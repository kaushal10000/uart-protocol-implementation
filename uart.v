==> flow/design.v <==
`timescale 1ns / 1ps
module top(
    input clk,
    input start,
    input [7:0] txin,
    output reg tx,
    input rx,
    output [7:0] rxout,
    output rxdone, txdone
    );
    parameter clk_value = 100_000;
    parameter baud = 9600;
    parameter wait_count = clk_value / baud;
    reg bitDone = 0;
    integer count = 0;
    localparam idle = 2'b00, send = 2'b01, check = 2'b10;
    reg [1:0] state = idle;
    reg [9:0] txData;  
    integer bitIndex = 0;
    reg [9:0] shifttx = 0;
    always @(posedge clk) begin
        if (state == idle) begin
            count <= 0;
        end else if (count == wait_count) begin
            bitDone <= 1'b1;
            count <= 0;
        end else begin
            count <= count + 1;
            bitDone <= 1'b0;
        end
        case (state)
            idle: begin
                tx <= 1'b1;  
                txData <= 0;
                bitIndex <= 0;
                shifttx <= 0;
                if (start == 1'b1) begin
                    txData <= {1'b1, txin, 1'b0};  
                    state <= send;
                end
            end
            send: begin
                tx <= txData[bitIndex];  
                shifttx <= {txData[bitIndex], shifttx[9:1]};  
                state <= check;
            end
            check: begin
                if (bitIndex < 9) begin  
                    if (bitDone == 1'b1) begin
                        bitIndex <= bitIndex + 1;
                        state <= send;
                    end
                end else begin
                    state <= idle;
                    bitIndex <= 0;
                end
            end
            default: state <= idle;
        endcase
    end
    assign txdone = (bitIndex == 9 && bitDone == 1'b1) ? 1'b1 : 1'b0;
    localparam ridle = 2'b00, rwait = 2'b01, recv = 2'b10, rcheck = 2'b11;
    reg [1:0] rstate;
    reg [9:0] rxdata;
    integer rcount = 0;
    integer rindex = 0;
    always @(posedge clk) begin
        case (rstate)
            ridle: begin
                rxdata <= 0;
                rindex <= 0;
                rcount <= 0;
                if (rx == 1'b0) begin  
                    rstate <= rwait;
                end
            end
            rwait: begin
                if (rcount < wait_count / 2) begin
                    rcount <= rcount + 1;
                    rstate <= rwait;
                end else begin
                    rcount <= 0;
                    rstate <= recv;
                    rxdata <= {rx, rxdata[9:1]};  
                end
            end
            recv: begin
                if (rindex < 9) begin  
                    if (bitDone == 1'b1) begin
                        rindex <= rindex + 1;
                        rxdata <= {rx, rxdata[9:1]};  
                        rstate <= rwait;
                    end
                end else begin
                    rstate <= rcheck;  
                end
            end
            rcheck: begin
                if (bitDone == 1'b1) begin
                    if (rx == 1'b1) begin  
                        rstate <= ridle;  
                    end else begin
                        rstate <= ridle;  
                    end
                end
            end
            default: rstate <= ridle;
        endcase
    end
    assign rxout = rxdata[8:1];  
    assign rxdone = (rindex == 9 && bitDone == 1'b1) ? 1'b1 : 1'b0;
endmodule
==> From RTL to reports: top <==
Tool output for the design above, in the order of the flow.
Lines are those of the file above, counted from 1.
{ "setup": {"top_module": "top", "clk_port": "clk", "lib": "sky130hd", "lib_corner": "tt_025C_1v80"} }

==> After elaboration <==
Source: Yosys, flattened and elaborated, memories not mapped. Widths are those after wreduce. Registers that Yosys merges into a memory's read port (data or address) are not register bits. Print and check cells do not count. Equal cells are merged and count once.
{ "bits": {"register_bits": 154, "in_bits": 11, "output_inout_bits": 11, "wordCells": 77} }
{ "op_classes": {"reduce_logical": 16, "n_addsub": 4, "mux": 26, "shifts": 1, "n_cmp": 3, "eq_ne": 16} }
{ "ops": {"columns": ["op", "count"], "rows": [
  ["parallel mux 32 bit (select 2 bit)", 3],
  ["two-way mux 32 bit", 5],
  ["adder 32 x 2 -> 32 bit with constant B", 4],
  ["== test 32 x 5 -> 1 bit with constant B", 3],
  ["less-than comparator 32 x 5 -> 1 bit with constant B", 2],
  ["two-way mux 10 bit", 4],
  ["indexed select 10 x 32 -> 1 bit", 1],
  ["less-than comparator 32 x 4 -> 1 bit with constant B", 1],
  ["parallel mux 10 bit (select 3 bit)", 1],
  ["two-way mux 2 bit", 7],
  ["inequality test 2 bit with constant B", 6],
  ["nonzero test 2 bit", 4],
  ["AND reduction 4 bit", 2],
  ["parallel mux 2 bit (select 4 bit)", 1],
  ["== test 2 bit with constant B", 3],
  ["inequality test 3 bit with constant B", 2],
  ["parallel mux 2 bit (select 3 bit)", 1],
  ["== test 2 x 1 -> 1 bit with constant B", 2],
  ["logical NOT 2 bit", 2],
  ["AND reduction 2 bit", 2],
  ["nonzero test 4 bit", 1],
  ["AND reduction 3 bit", 1],
  ["nonzero test 3 bit", 1],
  ["two-way mux 1 bit", 3],
  ["logical AND 1 bit", 2],
  ["OR reduction 2 bit", 1],
  ["parallel mux 1 bit (select 2 bit)", 1]
]} }

==> Logic depth <==
Depth = most cells in a row (Yosys ltp): at word level without a register or memory, in the mapped netlist without a sequential cell, where the memories' decode and read muxes count.
{ "logic_depth": {"ltp_word": 4, "ABC_AREA": 0, "depth_mapped": 8, "mapped_depth_nobuf": 7} }

==> Synthesis result <==
The flow's flattened synthesis, as Yosys stat reports it; memories are mapped. The netlist is that of the ABC_AREA named above (0 if unset); the other value can give another one.
Totals and module areas in this step are rounded.
{ "synth_totals": {"cells": 788, "yosys_area_um2": 8284, "buffers": 34, "sequential_area_um2": 4264, "flip_flops": 154} }
{ "types": {"columns": ["cell", "count"], "rows": [
  ["sky130_fd_sc_hd__edfxtp_1", 118],
  ["sky130_fd_sc_hd__dfxtp_1", 36],
  ["sky130_fd_sc_hd__xor2_1", 70],
  ["sky130_fd_sc_hd__nor2_1", 116],
  ["sky130_fd_sc_hd__xnor2_1", 37],
  ["sky130_fd_sc_hd__nand3_1", 53],
  ["sky130_fd_sc_hd__nor4_1", 38],
  ["sky130_fd_sc_hd__nand4_1", 36],
  ["sky130_fd_sc_hd__and2_1", 34],
  ["sky130_fd_sc_hd__nand2_1", 40],
  ["sky130_fd_sc_hd__ha_1", 10],
  ["sky130_fd_sc_hd__inv_1", 30],
  ["sky130_fd_sc_hd__nor4_4", 5],
  ["sky130_fd_sc_hd__and4_1", 12],
  ["sky130_fd_sc_hd__and3_1", 14],
  ["sky130_fd_sc_hd__nor2b_1", 11],
  ["sky130_fd_sc_hd__buf_4", 9],
  ["sky130_fd_sc_hd__or3_1", 9]
]} }
Not listed: further types 37, cells in them 110.

==> Path before layout <==
Path of least setup slack by OpenSTA after synthesis, without wires, with an ideal clock, recovery checks aside; 20% of the period is set as input and as output delay. Where synthesis merged equal registers, the netlist keeps one of their names.
{ "synth_timing": {"kind": "flip-flop to flip-flop", "startpoint": "register bitIndex[0]", "endpoint": "register bitIndex[0]", "path_slack_ps": 439, "driving_pins": 7, "clock_period_ps": 3710, "path_delay_ps": 3271, "n_path_buf": 1, "arrival_ps": 2830, "synth_period_reached_ps": 3271} }
"path_delay_ps" = arrival - input delay + setup time.
"driving_pins": output pins that drive a net of the path, with the launching flip-flop's if there is one; two outputs of one cell count as two.
"synth_period_reached_ps" = period - worst setup slack (recovery checks aside). The figure is calculated, with input and output delays left at 20% of the set period.
The rows between start and end are the longest chain of elaborated cells between them; the timing report does not say that the signal goes this way. Where chains are equally long, one stands for them.
A line is the first line of the expression or statement that the cell stems from. Yosys adds cells for indexed reads and writes and turns some case tables into memories.
At most two assigning lines are given for a register; there are more.
Only ways into the end's enable, where the timed path ends, are counted here.
{ "synth_between": {"path_cell_list": "sky130_fd_sc_hd__edfxtp_1 > sky130_fd_sc_hd__buf_2 > sky130_fd_sc_hd__inv_1 > sky130_fd_sc_hd__ha_1 > sky130_fd_sc_hd__a21boi_1 > sky130_fd_sc_hd__o41ai_4 > sky130_fd_sc_hd__a31oi_1", "elab_chain_len": 3, "cells_between": 3, "lines_between": 1, "classes_between": "1 x compare; 1 x eq/ne; 1 x reduce/logical"} }
{ "synth_lines": {"columns": ["item", "line_no", "rtl"], "rows": [
  ["from (decl)", 19, "integer bitIndex = 0;"],
  ["from (assign)", 35, "bitIndex <= 0;"],
  ["from (assign)", 50, "bitIndex <= bitIndex + 1;"],
  ["less-than comparator 32 x 5 -> 1 bit", 48, "if (bitIndex < 9) begin"],
  ["inequality test 3 bit", null, null],
  ["AND reduction 2 bit", null, null],
  ["to (assign)", 50, null],
  ["to (assign)", 55, "bitIndex <= 0;"],
  ["to (decl)", 19, null]
]} }

==> Path in the finished layout <==
Path of least setup slack in the final report of run 1 (OpenROAD, finished layout, wires in). Where an end is a register, its clock arrival counts in the times.
The path's times are printed in steps of 10 ps; the period is the one set.
{ "layout_timing": {"kind": "flip-flop to output port", "startpoint": "register rindex[5]", "endpoint": "output rxdone", "out_delay_ps": 630, "driving_pins": 5, "clock_period_ps": 3130, "path_slack_ps": 420, "n_path_buf": 1, "arrival_ps": 2090} }
The rows between start and end are the longest chain of elaborated cells between them; the timing report does not say that the signal goes this way. Where chains are equally long, one stands for them.
{ "layout_between": {"path_cell_list": "sky130_fd_sc_hd__edfxtp_1 > sky130_fd_sc_hd__or4_1 > sky130_fd_sc_hd__nor4_1 > sky130_fd_sc_hd__and2_1 > sky130_fd_sc_hd__dlygate4sd2_1", "elab_chain_len": 3, "cells_between": 3, "lines_between": 1, "classes_between": "1 x eq/ne; 1 x mux; 1 x reduce/logical"} }
{ "layout_lines": {"columns": ["item", "line_no", "rtl"], "rows": [
  ["from (decl)", 66, "integer rindex = 0;"],
  ["from (assign)", 71, "rindex <= 0;"],
  ["from (assign)", 90, "rindex <= rindex + 1;"],
  ["== test 32 x 5 -> 1 bit", 111, "assign rxdone = (rindex == 9 && bitDone == 1'b1) ? 1'b1 : 1'b0;"],
  ["logical AND 1 bit", 111, null],
  ["two-way mux 1 bit", 111, null],
  ["to (decl)", 9, "output rxdone, txdone"]
]} }

FLOW RESULTS
============

Settings and measured results of 2 stored flow runs for module top (sky130hd), not sorted in any way. The constraints put input and output delay at 20% of the set period each and load the outputs with 0.01 pF.
"achieved clock period" = clock period - worst setup slack. The figure is calculated, with input and output delays left at 20% of the set period.
"time on the worst setup path" = time allowed to the worst setup path (clock period - input delay - output delay, where it has them) - its slack; a late launch clock adds to it, a late capture clock takes from it.
By "total power of the final layout" is meant OpenSTA's value without simulated activity: inputs other than the clock are taken to toggle once in ten clock periods, and the tool carries that through the logic.
"time on the worst setup path" is known to 10 ps.
Measured values are rounded.

==> run 1: settings <==
{ "period_ns": 3.13, "CORE_UTILIZATION": 18, "SETUP_SLACK_MARGIN": 0.19, "PLACE_DENSITY_LB_ADDON": 0.21, "HOLD_SLACK_MARGIN": -0.0, "CORE_MARGIN": 4, "CELL_PAD_IN_SITES_GLOBAL_PLACEMENT": 1, "CELL_PAD_IN_SITES_DETAIL_PLACEMENT": 0, "GPL_TIMING_DRIVEN": 1, "GPL_ROUTABILITY_DRIVEN": 0, "CAP_MARGIN": 5, "SLEW_MARGIN": 20 }
==> run 1: results <==
standard-cell area after layout: 9906 um^2
chip area in the Yosys report: 8284 um^2
total power of the final layout: 7.949 mW
utilization after layout: 21.8 %
die footprint: 49520 um^2
achieved clock period: 2714 ps
smallest hold slack: 477 ps
final setup TNS: 0 ps
time on the worst setup path: 2090 ps
class of the worst setup path: flip-flop to output port
worst setup slack after layout: 416 ps

==> run 2: settings <==
{ "period_ns": 1.85, "CORE_UTILIZATION": 66, "PLACE_DENSITY_LB_ADDON": 0.13, "CORE_MARGIN": 2, "TNS_END_PERCENT": 25, "SLEW_MARGIN": 40, "CAP_MARGIN": 20 }
==> run 2: results <==
standard-cell area after layout: 10630 um^2
chip area in the Yosys report: 8284 um^2
total power of the final layout: 15.18 mW
utilization after layout: 87.7 %
die footprint: 13460 um^2
achieved clock period: 2464 ps
smallest hold slack: 470 ps
final setup TNS: -53520 ps
time on the worst setup path: 2090 ps
class of the worst setup path: flip-flop to output port
worst setup slack after layout: -614 ps
